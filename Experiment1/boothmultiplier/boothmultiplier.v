==> flow/design.v <==
module multiplier(prod, busy, mc, mp, clk, start, clock_count, sum, difference);
output [7:0] prod;  
output busy;
input [3:0] mc, mp;  
input clk, start;
reg [3:0] A, Q, M;  
reg Q_1;
reg [2:0] count;
output reg [7:0] clock_count;
initial
begin
clock_count <= 0;
end
assign busy = (count < 4);  
assign prod = {A, Q};  
output wire [3:0] sum, difference;
wire a1, a2;
assign a1 = 1'b0;
assign a2 = 1'b1;
always @(posedge clk)
    begin
    if (start)
    begin
        clock_count <= 1; 
        A <= 4'b0000;
        M <= mc;
        Q <= mp;
        Q_1 <= 0  ;  
        count <= 0;
    end
    else if(busy)
    begin
        clock_count <= clock_count + 1;
        case ({Q[0], Q_1})
            2'b01 : {A, Q, Q_1} <= {sum[3], sum, Q};
            2'b10 : {A, Q, Q_1} <= {difference[3], difference, Q};
            default: {A, Q, Q_1} <= {A[3], A, Q}; 
        endcase
        count <= count + 1'b1;
        end
    end
alu adder(sum, A , M , a1);  
alu subtracter(difference , A , ~M, 1'b1);  
endmodule
module alu(out, a, b, cin);
output [3:0] out;
input [3:0] a;
input [3:0] b;
input cin;
assign out = a + b + cin;
endmodule
== Tool chain data of multiplier ==
The steps from the RTL of multiplier to its reports follow in flow order.
Line numbers count from 1 in the design file above.
Operators: Yosys type, input widths -> output width; for muxes data width and select width s.
Cell names lack the library's common part.
A cell with - has no value.
Inputs
  top: multiplier
  clock: clk
  standard-cell library: sky130hd
  timing corner: tt_025C_1v80

== Word level ==
Source: Yosys, flattened and elaborated, memories not mapped. Widths are those after wreduce. Registers that Yosys merges into a memory's read port (data or address) are not register bits. Print and check cells do not count. Equal cells are merged and count once.
Bit counts
  bits in registers: 24
  word-level cells: 23
  output and inout bits: 25
  bits of input ports: 10
Cells by class
  add/subtract/negate cells: 5
  muxes and demuxes: 4
  reductions and logical operators: 3
  order comparisons: 1
  equal/unequal tests: 2
  bitwise operators: 1
Operator list (count)
  $pmux 4 s2: 2
  $add 4x4->4: 2
  $add 8x1->8 const B: 1
  $mux 4: 2
  $reduce_bool 2->1: 2
  $add 4x1->4 const B: 1
  $not 4->4: 1
  $add 3x1->3 const B: 1
  $lt 3x3->1 const B: 1
  $eq 2x1->1 const B: 1
  $eq 2x2->1 const B: 1
  $reduce_and 2->1: 1

== Longest topological paths ==
Yosys ltp: most cells in a row. Word level: on the elaborated netlist, between registers, memories and ports. Mapped: between sequential cells and ports; inverters and the memories' decode and read muxes count.
Logic depth
  word-level depth: 6
  ABC_AREA: 0
  mapped depth: 8
  depth with buffers taken out: 8

== Synthesis result ==
Source: synth_stat.txt of the flow (Yosys; design flattened, memories mapped). It holds for the ABC_AREA given above (unset counts as 0); a run with the other value may have another netlist.
Cells by type (count)
  dfxtp_1: 16
  edfxtp_1: 8
  ha_1: 10
  nor2_1: 20
  xor2_1: 8
  inv_1: 12
  fa_1: 2
  mux2i_1: 4
  xnor2_1: 4
  mux2_2: 3
  nand3_1: 6
  a221oi_4: 1
  a21oi_1: 4
  a221o_1: 2
  a211oi_1: 2
  and2_1: 2
  nand2b_1: 2
  buf_6: 1
Not listed: further types 15, cells in them 16.
Mapped netlist
  buffers: 6
  area of sequential cells: 560.5 µm²
  flip-flops: 24
  chip area (Yosys): 1273.7 µm²
  standard cells after synthesis: 123
The figures by module come from a second, unflattened synthesis with its own total; it is not the netlist above.
Second synthesis, totals
  cells (unflattened synthesis): 135
  area total of the unflattened synthesis: 1322.5 µm²
Rows give one instance, submodules left out.
Modules
  multiplier: instances 1, cells 101, area 1059.8 µm²
  alu: instances 2, cells 17, area 131.4 µm²

== Path before layout ==
OpenSTA on the mapped netlist: ideal clock, no wires. The path of least setup slack (recovery checks aside). Input and output delay are each 20% of the period. Register names are those of the netlist, which keeps one name where synthesis merged equal registers.
Timing post-synthesis
  kind: register to output
  start: register A[2]
  end: output sum[3]
  path slack: 624 ps
  external output delay: 486 ps
  data required time: 1944 ps
  delay of the path: 1320 ps
  stages on the path: 6
  time at the first pin: 0 ps
  data arrival time: 1320 ps
  period: 2430 ps
  synthesis period reached: 1806 ps
"delay of the path" = arrival - input delay + setup time.
A path that ends at an output port has no setup time.
"stages on the path": output pins that drive a net of the path, with the launching flip-flop's if there is one; two outputs of one cell count as two.
"synthesis period reached" = period - worst setup slack (recovery checks aside). The figure is calculated, with input and output delays left at 20% of the set period.
The rows between start and end are the longest chain of elaborated cells between them; the timing report does not say that the signal goes this way. Where chains are equally long, one stands for them.
Each line given opens the expression or statement behind the cell; cells for indexed reads and writes are added by Yosys, which also makes memories of some case tables.
Between the ends, post-synthesis
  path through: dfxtp_1 ha_1 buf_6 nor2_1 a221oi_4 xnor2_1
  cells in the longest elaborated chain: 1
  elaborated cells between the ends (all ways): 1
  source lines of those cells: 1
  those cells by class: 1 x add/sub
Ends and longest elaborated chain, post-synthesis
  from (decl): line 6  | reg [3:0] A, Q, M;
  from (assign): line 25  | A <= 4'b0000;
  $add 4x4->4: line 50  | assign out = a + b + cin;
  to (decl): line 16  | output wire [3:0] sum, difference;

== Timing after layout ==
Path of least setup slack in the final report of flow run 1 (OpenROAD, finished layout, wires in). Where an end is a register, its clock arrival counts in the times.
The report prints the path's times to 10 ps; the period is as set.
Timing post-layout
  kind: register to output
  start: register M[0]
  end: output sum[1]
  time at the first pin: 310 ps
  data arrival time: 1770 ps
  period: 2350 ps
  path slack: 110 ps
  data required time: 1880 ps
  stages on the path: 4
  external output delay: 470 ps
The rows between start and end are the longest chain of elaborated cells between them; the timing report does not say that the signal goes this way. Where chains are equally long, one stands for them.
Between the ends, post-layout
  path through: edfxtp_1 ha_1 fa_2 dlygate4sd2_1
  cells in the longest elaborated chain: 1
  elaborated cells between the ends (all ways): 1
  source lines of those cells: 1
  those cells by class: 1 x add/sub
Ends and longest elaborated chain, post-layout
  from (decl): line 6  | reg [3:0] A, Q, M;
  from (assign): line 26  | M <= mc;
  $add 4x4->4: line 50  | assign out = a + b + cin;
  to (decl): line 16  | output wire [3:0] sum, difference;

Module multiplier, platform sky130hd: 2 stored runs of the flow (Yosys, OpenROAD) with differing settings, in no particular order. Input and output delays are each 20% of the period that was set; the output load is 0.01 pF.
"achieved period": clock period set for the run, less the worst setup slack. It is reckoned from that one timing run; input and output delays stay at 20% of the period that was set.
"worst path time" = time allowed to the worst setup path (clock period - input delay - output delay, where it has them) - its slack; a late launch clock adds to it, a late capture clock takes from it.
By "power consumption" is meant OpenSTA's value without simulated activity: inputs other than the clock are taken to toggle once in ten clock periods, and the tool carries that through the logic.
"worst path time" is given in steps of 10 ps.

==> flow run 1: settings <==
{ "period_ns": 2.35, "CORE_UTILIZATION": 36, "PLACE_DENSITY_LB_ADDON": 0.19, "CORE_MARGIN": 5, "CELL_PAD_IN_SITES_GLOBAL_PLACEMENT": 0, "GPL_TIMING_DRIVEN": 1, "GPL_ROUTABILITY_DRIVEN": 1, "SLEW_MARGIN": 5, "MAX_ROUTING_LAYER": "met4", "CAP_MARGIN": 20 }
==> flow run 1: results <==
worst setup slack after layout: 114 ps
achieved period: 2,236 ps
standard-cell area of the final layout: 1,768.0 µm²
final utilization: 52.2%
smallest hold slack: 534 ps
area of the synthesized netlist: 1,273.7 µm²
die area: 4,827.5 µm²
power consumption: 1.549 mW
sum of negative setup slack: 0 ps
worst path time: 1,770 ps
critical path type: register to output

==> flow run 2: settings <==
{ "period_ns": 1.42, "CORE_UTILIZATION": 18, "SETUP_SLACK_MARGIN": 0.15, "PLACE_DENSITY": 0.61, "CORE_ASPECT_RATIO": 1.13, "CORE_MARGIN": 4, "GPL_TIMING_DRIVEN": 1, "CTS_CLUSTER_DIAMETER": 165, "CAP_MARGIN": 20, "SLEW_MARGIN": 20 }
==> flow run 2: results <==
achieved period: 1,946 ps
worst setup slack after layout: -526 ps
smallest hold slack: 520 ps
sum of negative setup slack: -4,601 ps
final utilization: 32.0%
area of the synthesized netlist: 1,273.7 µm²
worst path time: 1,950 ps
critical path type: register to register
die area: 8,488.7 µm²
standard-cell area of the final layout: 2,189.6 µm²
power consumption: 3.122 mW
